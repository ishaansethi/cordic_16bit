==> flow/design.v <==
module cordic(clk, angle, sine, cosine);
  input clk;
  input signed [31:0] angle;  
  output signed [15:0] sine;  
  output signed [15:0] cosine;
  reg signed [15:0] x [0:12];
  reg signed [15:0] y [0:12];
  reg signed [31:0] z [0:12];
  parameter scaling_factor = 32768*0.6071645;
  wire [1:0] sector;
  assign sector = angle[31:30];
  assign sine = y[12];
  assign cosine = x[12];
  wire signed [31:0] theta [0:12];
  assign theta [ 0] = 'h20000000;   
  assign theta [ 1] = 'h12E4051D;   
  assign theta [ 2] = 'h9FB385B;    
  assign theta [ 3] = 'h51111D4;    
  assign theta [ 4] = 'h28B0D43;    
  assign theta [ 5] = 'h145D7E1;    
  assign theta [ 6] = 'hA2F61E;     
  assign theta [ 7] = 'h517C55;     
  assign theta [ 8] = 'h28BE53;     
  assign theta [ 9] = 'h145F2E;     
  assign theta [10] = 'hA2F98;      
  assign theta [11] = 'h517CC;      
  assign theta [12] = 'h28BE6;      
  always @(posedge clk)
  begin 
    if (sector == 2'b00) begin
	  x[0] <= scaling_factor;
      y[0] <= 0;
      z[0] <= angle;      
    end
    else if  (sector == 2'b11) begin
	  x[0] <= scaling_factor;
      y[0] <= 0;
      z[0] <= angle;      
    end      
    else if (sector == 2'b01) begin
      x[0] <= -0;
      y[0] <= scaling_factor;
      z[0] <= {2'b00,angle[29:0]};      
    end
    else if (sector == 2'b10) begin
      x[0] <= 0;
      y[0] <= -scaling_factor;
      z[0] <= {2'b11,angle[29:0]};
    end
  end
  genvar i;
  generate
    for (i=0; i<13; i=i+1)
      begin
        wire sgn; 
	assign sgn = z[i][31];  
	wire signed [15:0] xnew, ynew;
        assign xnew = x[i] >>> i;  
        assign ynew = y[i] >>> i;
        always @(posedge clk)
          begin
            if (sgn==1)
              begin
                x[i+1] <= x[i]+ynew;
                y[i+1] <= y[i]-xnew;
                z[i+1] <= z[i]+theta[i];
              end
            else
              begin
                x[i+1] <= x[i]-ynew;
                y[i+1] <= y[i]+xnew;
                z[i+1] <= z[i]-theta[i];
              end
          end
      end
  endgenerate
endmodule
### Tool chain data of cordic

Tool output for the design above, in the order of the flow.
Lines are those of the file above, counted from 1.
Cell names lack the library's common part.
Not given: --

| set-up | value |
|---|---|
| top | cordic |
| clock | clk |
| cell library | sky130hd |
| timing corner | tt_025C_1v80 |

### Word-level counts

Yosys after proc, flatten, opt, wreduce and memory -nomap, before mapping. Print and check cells are not counted. Equal cells are merged and count once.

| word-level totals | value |
|---|---|
| register bits after elaboration | 785 |
| elaborated cells | 159 |
| input port bits | 33 |
| output and inout port bits | 32 |

| cells by class | value |
|---|---|
| reduce/logical cells | 5 |
| equal/unequal tests | 3 |
| muxes and demuxes | 43 |
| $add $sub $neg | 69 |

Operators with widths:

| cell | number |
|---|---|
| 2-to-1 mux 32 bit | 15 |
| 2-to-1 mux 16 bit | 24 |
| 2-to-1 mux 15 bit | 4 |
| adder 16 x 10 -> 16 bit | 2 |
| subtractor 16 x 10 -> 16 bit | 2 |
| adder 16 x 11 -> 16 bit | 2 |
| subtractor 16 x 11 -> 16 bit | 2 |
| adder 16 x 12 -> 16 bit | 2 |
| subtractor 16 x 12 -> 16 bit | 2 |
| adder 16 x 13 -> 16 bit | 2 |
| subtractor 16 x 13 -> 16 bit | 2 |
| adder 16 x 14 -> 16 bit | 2 |
| subtractor 16 x 14 -> 16 bit | 2 |
| adder 16 x 15 -> 16 bit | 2 |
| subtractor 16 x 15 -> 16 bit | 2 |
| subtractor 16 bit | 2 |
| adder 16 x 5 -> 16 bit | 2 |
| subtractor 16 x 5 -> 16 bit | 2 |
| adder 16 x 6 -> 16 bit | 2 |
| subtractor 16 x 6 -> 16 bit | 2 |
| adder 16 x 7 -> 16 bit | 2 |
| subtractor 16 x 7 -> 16 bit | 2 |
| adder 16 x 8 -> 16 bit | 2 |
| subtractor 16 x 8 -> 16 bit | 2 |
| adder 16 x 9 -> 16 bit | 2 |
| subtractor 16 x 9 -> 16 bit | 2 |
| adder 32 x 21 -> 32 bit with constant B | 1 |
| subtractor 32 x 21 -> 32 bit with constant B | 1 |

Other operator kinds: 28; their cells: 29.

### Longest topological paths

Longest topological path by Yosys (ltp), each cell counted once; first at word level (registers and memories cut), then after technology mapping (sequential cells cut; the memories' decode and read muxes count).

| depth | value |
|---|---|
| word-level depth | 5 |
| ABC_AREA | 1 |
| depth in mapped cells | 19 |
| gate-level depth less buffers | 19 |

### After synthesis

Yosys stat after the flow's synthesis: flattened, memories mapped to cells. It holds for the ABC_AREA given above (unset counts as 0); a run with the other value may have another netlist.

Cell types:

| cell type | number | total area (um^2) |
|---|---|---|
| dfxtp_1 | 724 | 1.45E+04 |
| nand2_1 | 2893 | 1.09E+04 |
| ha_1 | 697 | 8.72E+03 |
| inv_1 | 1451 | 5.45E+03 |
| xor2_1 | 457 | 4E+03 |
| nor2_1 | 862 | 3.24E+03 |
| nand3_1 | 643 | 3.22E+03 |
| a21oi_1 | 490 | 2.45E+03 |
| o21ai_0 | 198 | 990.95 |
| xnor2_1 | 96 | 840.806 |
| fa_1 | 35 | 700.672 |
| a21o_1 | 80 | 600.576 |
| o21bai_1 | 56 | 420.403 |
| nor3_1 | 82 | 410.394 |
| nand4_1 | 55 | 344.08 |
| nand3b_1 | 43 | 322.81 |
| nand2_2 | 43 | 269.008 |
| nand3_2 | 19 | 190.182 |

Other cell types: 34; their cells: 252.

| mapped netlist | value |
|---|---|
| synthesis area | 59224.3 um^2 |
| area of sequential cells | 14493.9 um^2 |
| mapped cells | 9176 |
| buffer cells | 37 |
| mapped flip-flops | 724 |

### Timing after synthesis

Path of least setup slack by OpenSTA after synthesis, without wires, with an ideal clock, recovery checks aside; 20% of the period is set as input and as output delay. Where synthesis merged equal registers, the netlist keeps one of their names.

| timing path post-synthesis | value |
|---|---|
| path type | register to register |
| start | register z[6][31] |
| end | register y[7][14] |
| setup slack | 2.971 ns |
| time at the first pin | 0.000 ns |
| clock period | 5.73 ns |
| delay of the path | 2.759 ns |
| arrival time | 2.640 ns |
| driving pins on the path | 12 |
| library setup time | 0.119 ns |
| required time | 5.611 ns |
| path buffers | 1 |
| synthesis period reached | 2.759 ns |

"delay of the path" = arrival - input delay + setup time.
"driving pins on the path": output pins that drive a net of the path, with the launching flip-flop's if there is one; two outputs of one cell count as two.
"synthesis period reached" = period - worst setup slack (recovery checks aside). The figure is calculated, with input and output delays left at 20% of the set period.
Between the ends stands the longest chain of elaborated cells between them, by number of cells; it is not shown to be the way that was timed. Of several equally long chains one is given.
A line is the first line of the expression or statement that the cell stems from. Yosys adds cells for indexed reads and writes and turns some case tables into memories.

| between the ends, post-synthesis | value |
|---|---|
| path through | dfxtp_1 buf_2 clkinv_1 nand2_1 xor2_1 inv_1 ha_1 a21oi_1 o21ai_0 o21ai_0 nand2_1 xor2_1 |
| length of the longest elaborated chain | 1 |
| elaborated cells on any way between the ends | 1 |
| source lines of those cells | 1 |
| those cells by class | mux: 1 |

RTL lines, path post-synthesis:

| element | line | text |
|---|---|---|
| start, declared | 8 | `reg signed [31:0] z [0:12];` |
| start, assigned | 66 | `z[i+1] <= z[i]+theta[i];` |
| start, assigned | 72 | `z[i+1] <= z[i]-theta[i];` |
| 2-to-1 mux 16 bit | 62 | `if (sgn==1)` |
| end, assigned | 65 | `y[i+1] <= y[i]-xnew;` |
| end, assigned | 71 | `y[i+1] <= y[i]+xnew;` |
| end, declared | 7 | `reg signed [15:0] y [0:12];` |

### Worst path after layout

From the final timing report of run 1: the path of least setup slack in the routed layout; clock arrival at registers is part of the times.

| timing path post-layout | value |
|---|---|
| path type | register to register |
| start | register z[6][31] |
| end | register y[7][13] |
| clock period | 7.32 ns |
| required time | 7.89 ns |
| arrival time | 3.80 ns |
| library setup time | 0.11 ns |
| driving pins on the path | 15 |
| time at the first pin | 0.68 ns |
| path buffers | 1 |
| setup slack | 4.09 ns |

Between the ends stands the longest chain of elaborated cells between them, by number of cells; it is not shown to be the way that was timed. Of several equally long chains one is given.

| between the ends, post-layout | value |
|---|---|
| path through | dfxtp_1 buf_4 clkinv_1 o21ai_0 xnor2_1 inv_1 ha_1 nand2_1 inv_1 a21oi_1 nor2_1 nor2_1 nand2_1 nand2_1 nand2_1 |
| length of the longest elaborated chain | 1 |
| elaborated cells on any way between the ends | 1 |
| source lines of those cells | 1 |
| those cells by class | mux: 1 |

RTL lines, path post-layout:

| element | line | text |
|---|---|---|
| start, declared | 8 | `reg signed [31:0] z [0:12];` |
| start, assigned | 66 | `z[i+1] <= z[i]+theta[i];` |
| start, assigned | 72 | `z[i+1] <= z[i]-theta[i];` |
| 2-to-1 mux 16 bit | 62 | `if (sgn==1)` |
| end, assigned | 65 | `y[i+1] <= y[i]-xnew;` |
| end, assigned | 71 | `y[i+1] <= y[i]+xnew;` |
| end, declared | 7 | `reg signed [15:0] y [0:12];` |

Add stored flow runs of cordic

Design cordic on sky130hd. What follows are 2 stored runs of the flow, each under its own settings; their order means nothing. The constraints put input and output delay at 20% of the set period each and load the outputs with 0.01 pF.
By "achieved clock period" is meant the clock period of the run minus its worst setup slack. This is arithmetic on one report: input and output delays are still those of the set period (20% each).
"critical setup path time" means the part of the period allowed to the worst setup path (the constraints hold back 20% at inputs and 20% at outputs) less its slack; where the path has registers, the arrival times of their clocks count too.
Settings: -- = not set for that run.

| run | period_ns | CORE_UTILIZATION | TNS_END_PERCENT | ABC_AREA | GPL_ROUTABILITY_DRIVEN | CTS_CLUSTER_SIZE | CAP_MARGIN | CORE_MARGIN | SLEW_MARGIN | smallest setup slack (ns) | utilization after routing (%) | post-synthesis cell area (um^2) | std-cell area (final layout) (um^2) | sum of negative setup slack (ns) | critical setup path time (ns) | worst setup path kind | achieved clock period (ns) | die size (um^2) | final worst hold slack (ns) |
|---|---|---|---|---|---|---|---|---|---|---|---|---|---|---|---|---|---|---|---|
| run 1 | 7.32 | 25 | 75 | 1 | 0 | 83 | 0 | 2 | 20 | 4.088 | 28.3 | 59224.3 | 66617.6 | 0.000 | 3.23 | register to register | 3.232 | 240806.0 | 0.324 |
| run 2 | 4.72 | 45 | -- | -- | -- | -- | 20 | 2 | 20 | 1.030 | 50.4 | 46605.9 | 51906.0 | 0.000 | 3.69 | register to register | 3.690 | 106159.0 | 0.314 |
